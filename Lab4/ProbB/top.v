==> flow/design.v <==
module top(
	input clk,
	input rst,
	input set_reg,
	input color_val,
	input data_val,
	input [23:0] color,
	input [23:0] data,
	output reg [9:0] d,
	output reg [2:0] index
);
reg [23:0] color_reg [7:0];
reg [2:0] counter,counter_reg,clk_num;
reg data_val_flag;
reg [23:0] data_reg;
reg [7:0] blue,green,red;
integer i;
always@(*)
	if(data_val && color_reg[counter][23:16]<=data[23:16])
		blue=data[23:16]-color_reg[counter][23:16];
	else if(data_val_flag && color_reg[counter][23:16]<=data_reg[23:16])
		blue=data_reg[23:16]-color_reg[counter][23:16];
	else if(data_val && color_reg[counter][23:16]>=data[23:16])
		blue=color_reg[counter][23:16]-data[23:16];
	else if(data_val_flag && color_reg[counter][23:16]>=data_reg[23:16])
		blue=color_reg[counter][23:16]-data_reg[23:16];
	else
		blue=8'b0;
always@(*)
	if(data_val && color_reg[counter][15:8]<=data[15:8])
		green=data[15:8]-color_reg[counter][15:8];
	else if(data_val_flag && color_reg[counter][15:8]<=data_reg[15:8])
		green=data_reg[15:8]-color_reg[counter][15:8];
	else if(data_val && color_reg[counter][15:8]>=data[15:8])
		green=color_reg[counter][15:8]-data[15:8];
	else if(data_val_flag && color_reg[counter][15:8]>=data_reg[15:8])
		green=color_reg[counter][15:8]-data_reg[15:8];
	else
		green=8'b0;
always@(*)
	if(data_val && color_reg[counter][7:0]<=data[7:0])
		red=data[7:0]-color_reg[counter][7:0];
	else if(data_val_flag && color_reg[counter][7:0]<=data_reg[7:0])
		red=data_reg[7:0]-color_reg[counter][7:0];
	else if(data_val && color_reg[counter][7:0]>=data[7:0])
		red=color_reg[counter][7:0]-data[7:0];
	else if(data_val_flag && color_reg[counter][7:0]>=data_reg[7:0])
		red=color_reg[counter][7:0]-data_reg[7:0];
	else
		red=8'b0;
wire [9:0] result_data=blue+green+red;
always@(posedge clk or posedge rst)
	if(rst)
		for(i=0;i<=7;i=i+1)
			color_reg[i]<=24'b0;
	else if(set_reg && color_val)
		color_reg[counter]<=color;
	else
		for(i=0;i<=7;i=i+1)
			color_reg[i]<=color_reg[i];
always@(posedge clk or posedge rst)
	if(rst)
		counter<=3'b0;
	else if(set_reg && color_val && ~&counter)
		counter<=counter+3'b1;
	else if(data_val_flag && counter!=3'b0)
		counter<=counter-3'b1;
	else if(&clk_num)
		counter<=counter_reg;
	else
		counter<=counter;
always@(posedge clk or posedge rst)
	if(rst)
		counter_reg<=3'b0;
	else if(data_val)
		counter_reg<=counter;
	else
		counter_reg<=counter_reg;
always@(posedge clk or posedge rst)
	if(rst)
		clk_num<=3'b0;
	else if(data_val_flag)
		clk_num<=clk_num+3'b1;
	else
		clk_num<=clk_num;
always@(posedge clk or posedge rst)
	if(rst)
		data_val_flag<=1'b0;
	else if(data_val)
		data_val_flag<=1'b1;
	else if(&clk_num)
		data_val_flag<=1'b0;
	else
		data_val_flag<=data_val_flag;
always@(posedge clk or posedge rst)
	if(rst)
		data_reg<=24'b0;
	else if(data_val)
		data_reg<=data;
	else
		data_reg<=data_reg;
always@(posedge clk or posedge rst)
	if(rst)
		d<=10'b0;
	else if(data_val)
		d<=result_data;
	else if(data_val_flag && d>=result_data)
		d<=result_data;
	else
		d<=d;
always@(posedge clk or posedge rst)
	if(rst)
		index<=3'b0;
	else if(data_val)
		index<=counter;
	else if(data_val_flag && d>=result_data)
		index<=counter;
	else
		index<=index;
endmodule
Tool chain data of top
What the tools print for top, step after step.
Lines are those of the file above, counted from 1.
Library cell names are shortened.
A cell with -- has no value.

design
  top module = top
  clock port = clk
  standard-cell library = sky130hd
  corner = tt_025C_1v80

Word level
Counts by Yosys on the flattened word-level netlist (proc, flatten, opt, wreduce). Print and check cells are left out. Cells with the same type and inputs are merged into one.

word-level totals
  bits in latches = 0
  memory bits (writable) = 0
  memory cells = 0
  bits of input ports = 53
  elaborated cells = 154
  word width x clocked read ports = 0
  memory bits (read-only) = 0
  flip-flop bits (word level) = 239
  output and inout bits = 13

cells by class
  equality and inequality tests = 7
  reductions and logical operators = 32
  div/mod/pow operators = 0
  bitwise operators = 0
  $lt $le $gt $ge = 13
  shifts and indexed selects = 0
  $add $sub $neg = 17
  muxes and demuxes = 70
  multipliers = 0

operators with widths
  cell                                                         number
  24-bit two-way mux                                           16
  16-bit two-way mux                                           16
  8-bit two-way mux                                            28
  24-bit case mux with 8-bit select                            1
  8-bit subtractor                                             12
  8-bit greater-or-equal comparator                            6
  8-bit less-or-equal comparator                               6
  10-bit two-way mux                                           2
  1-bit logical AND                                            16
  2-bit AND reduction                                          8
  3-bit two-way mux                                            5
  3-bit == test with constant B                                4
  10-bit greater-or-equal comparator                           1
  9-bit by 8-bit adder with 10-bit output                      1
  8-bit by 8-bit adder with 9-bit output                       1
  3-bit by 1-bit adder with 3-bit output with constant B       2
  3-bit by 2-bit == test with 1-bit output with constant B     2
  3-bit AND reduction                                          2
  3-bit nonzero test                                           2
  2-bit nonzero test                                           2
  3-bit by 1-bit subtractor with 3-bit output with constant B  1
  3-bit by 1-bit == test with 1-bit output with constant B     1
  3-bit logical NOT                                            1
  1-bit two-way mux                                            2
  1-bit logical NOT                                            1

Depth
Yosys ltp: most cells in a row. Word level: on the elaborated netlist, between registers, memories and ports. Mapped: between sequential cells and ports; inverters and the memories' decode and read muxes count.

depth
  depth after elaboration = 31
  ABC_AREA = 1
  mapped depth = 48
  mapped depth without buffers = 45

Netlist
Source: synth_stat.txt of the flow (Yosys; design flattened, memories mapped). It holds for the ABC_AREA given above (unset counts as 0); a run with the other value may have another netlist.

cell types
  cell type  number  total area (um^2)
  dfrtp_1    239     5.98E+03
  nand2_1    650     2439.84
  ha_1       116     1.45E+03
  inv_1      333     1.25E+03
  o21ai_0    220     1.1E+03
  nand3_1    112     560.538
  a21oi_1    97      485.466
  nor2_1     125     469.2
  fa_1       21      420.403
  xor2_1     34      297.786
  a221oi_1   26      227.718
  buf_2      41      205.197
  nand2_2    28      175.168
  a21oi_2    17      148.893
  buf_6      13      146.39
  nand4_1    19      118.864
  o21ai_2    13      113.859
  xnor2_1    12      105.101

Other cell types: 26; their cells: 126.

mapped netlist
  flip-flops = 239
  mapped area = 0.0164846 mm^2
  buffer cells = 91
  sequential area = 0.0059807 mm^2
  mapped cells = 2242

Timing after synthesis
Path of least setup slack by OpenSTA after synthesis, without wires, with an ideal clock, recovery checks aside; 20% of the period is set as input and as output delay. Where synthesis merged equal registers, the netlist keeps one of their names.

path after synthesis
  path type = input to register
  start = input data[16]
  end = register d[6]
  data required time = 7.994 ns
  path delay = 4.443 ns
  period = 8.06 ns
  setup slack = 2.006 ns
  path buffers = 2
  data arrival time = 5.989 ns
  launch time at the first pin = 1.612 ns
  stages on the path = 35
  external input delay = 1.612 ns
  library setup time = 0.066 ns
  period reached after synthesis = 6.054 ns

"path delay" is the arrival time less input delay plus setup time.
"stages on the path" counts driving pins, that of a launching flip-flop among them; a cell with two outputs on the path counts twice.
"period reached after synthesis" is the clock period less the worst setup slack; recovery checks do not enter. This is arithmetic on one report: input and output delays are still those of the set period (20% each).
Between the ends stands the longest chain of elaborated cells between them, by number of cells; it is not shown to be the way that was timed. Of several equally long chains one is given.
Each line given opens the expression or statement behind the cell; cells for indexed reads and writes are added by Yosys, which also makes memories of some case tables.
A register here has more assigning lines than the two given.

on the way, after synthesis
  cells stage by stage = ha_1 > fa_1 > inv_1 > nand3_1 > nand2_2 > nand2_1 > nand3_2 > nand2_2 > buf_6 > nand2_1 > nand3_1 > nand2_1 > nand2_1 > fa_1 > ha_1 > inv_1 > fa_1 > nand3b_1 > nand2_1 > nand2_1 > nand2_1 > a21o_1 > nand2_1 > nand2_1 > nand2_1 > ha_1 > nand2_1 > nor2_1 > o211ai_1 > nand4_1 > nand2_1 > nand2_1 > buf_2 > nand2_1 > nand2_1
  length of the longest elaborated chain = 29
  elaborated cells between the ends (all ways) = 39
  classes of those cells = 6 x add/sub; 5 x compare; 22 x mux; 6 x reduce/logical

ends and longest elaborated chain, after synthesis
  item                                     line  RTL
  start: declaration                       8     input [23:0] data,
  8-bit less-or-equal comparator           19    if(data_val && color_reg[counter][23:16]<=data[23:16])
  1-bit logical AND                        19
  24-bit two-way mux                       19
  8-bit less-or-equal comparator           21    else if(data_val_flag && color_reg[counter][23:16]<=data_reg[23:16])
  1-bit logical AND                        21
  24-bit two-way mux                       21
  24-bit two-way mux                       19
  [... 15 more ...]                        --
  8-bit two-way mux                        19
  8-bit by 8-bit adder with 9-bit output   51    wire [9:0] result_data=blue+green+red;
  9-bit by 8-bit adder with 10-bit output  51
  10-bit greater-or-equal comparator       107   else if(data_val_flag && d>=result_data)
  1-bit logical AND                        107
  10-bit two-way mux                       107
  10-bit two-way mux                       105   else if(data_val)
  end: assignment                          106   d<=result_data;
  end: assignment                          108   d<=result_data;
  end: declaration                         9     output reg [9:0] d,

Path in the finished layout
From the final timing report of flow run A: the path of least setup slack in the routed layout; clock arrival at registers is part of the times.

path after layout
  path type = register to register
  start = register counter[0]
  end = register d[9]
  path buffers = 2
  period = 7.45 ns
  library setup time = 0.11 ns
  setup slack = 0.41 ns
  data required time = 7.89 ns
  data arrival time = 7.48 ns
  launch time at the first pin = 0.55 ns
  stages on the path = 42

Between the ends stands the longest chain of elaborated cells between them, by number of cells; it is not shown to be the way that was timed. Of several equally long chains one is given.
A register here has more assigning lines than the two given.

on the way, after layout
  cells stage by stage = dfrtp_1 > inv_1 > ha_1 > nand2_1 > inv_1 > buf_4 > a221oi_1 > nand2_1 > o21ai_1 > inv_1 > fa_1 > nand3_1 > nand2_1 > nand2_1 > nand2_1 > nand2_1 > nand2_2 > o21ai_1 > [... 6 more ...] > fa_1 > nand3b_1 > nand2_1 > nand2_1 > nand2_1 > a21o_1 > nand2_1 > nand2_1 > nand2_1 > ha_1 > nand2_1 > nor2_1 > o211ai_1 > nand4_1 > nand2_1 > buf_4 > nand3_1 > nand2_1
  length of the longest elaborated chain = 31
  elaborated cells between the ends (all ways) = 112
  classes of those cells = 14 x add/sub; 13 x compare; 7 x eq/ne; 63 x mux; 15 x reduce/logical

ends and longest elaborated chain, after layout
  item                                     line  RTL
  start: declaration                       13    reg [2:0] counter,counter_reg,clk_num;
  start: assignment                        65    counter<=counter+3'b1;
  start: assignment                        67    counter<=counter-3'b1;
  3-bit == test                            19    if(data_val && color_reg[counter][23:16]<=data[23:16])
  24-bit case mux with 8-bit select        19
  8-bit less-or-equal comparator           19
  1-bit logical AND                        19
  24-bit two-way mux                       19
  8-bit less-or-equal comparator           21    else if(data_val_flag && color_reg[counter][23:16]<=data_reg[23:16])
  1-bit logical AND                        21
  [... 17 more ...]                        --
  8-bit two-way mux                        19
  8-bit by 8-bit adder with 9-bit output   51    wire [9:0] result_data=blue+green+red;
  9-bit by 8-bit adder with 10-bit output  51
  10-bit greater-or-equal comparator       107   else if(data_val_flag && d>=result_data)
  1-bit logical AND                        107
  10-bit two-way mux                       107
  10-bit two-way mux                       105   else if(data_val)
  end: assignment                          106   d<=result_data;
  end: assignment                          108   d<=result_data;
  end: declaration                         9     output reg [9:0] d,

## Implementation results

Design top on sky130hd. What follows are 2 stored runs of the flow, each under its own settings; their order means nothing. The constraints put input and output delay at 20% of the set period each and load the outputs with 0.01 pF.
"worst path time" means the part of the period allowed to the worst setup path (the constraints hold back 20% at inputs and 20% at outputs) less its slack; where the path has registers, the arrival times of their clocks count too.
A setting shown as - is not set for that run.

item                                      flow run A            flow run B
period_ns                                 7.45                  8.83
CORE_UTILIZATION                          54                    59
SETUP_SLACK_MARGIN                        -0.15                 -
PLACE_DENSITY_LB_ADDON                    0.28                  0.15
HOLD_SLACK_MARGIN                         -0.07                 -
CORE_ASPECT_RATIO                         0.92                  -
TNS_END_PERCENT                           5                     95
ABC_AREA                                  1                     -
GPL_ROUTABILITY_DRIVEN                    1                     -
CTS_CLUSTER_DIAMETER                      372                   -
CAP_MARGIN                                25                    20
MAX_ROUTING_LAYER                         met5                  -
CORE_MARGIN                               2                     4
SLEW_MARGIN                               20                    20
CELL_PAD_IN_SITES_GLOBAL_PLACEMENT        -                     1
GPL_TIMING_DRIVEN                         -                     0
CTS_CLUSTER_SIZE                          -                     95
MIN_ROUTING_LAYER                         -                     met1
setup slack of the critical path (ns)     0.408                 0.470
worst path time (ns)                      7.04                  8.36
critical path kind                        register to register  register to register
utilization (%)                           60.9                  67.8
chip area after synthesis (Yosys) (mm^2)  0.0164846             0.0154748
lowest hold slack (ns)                    0.479                 0.475
area of the die (mm^2)                    0.0319414             0.028883
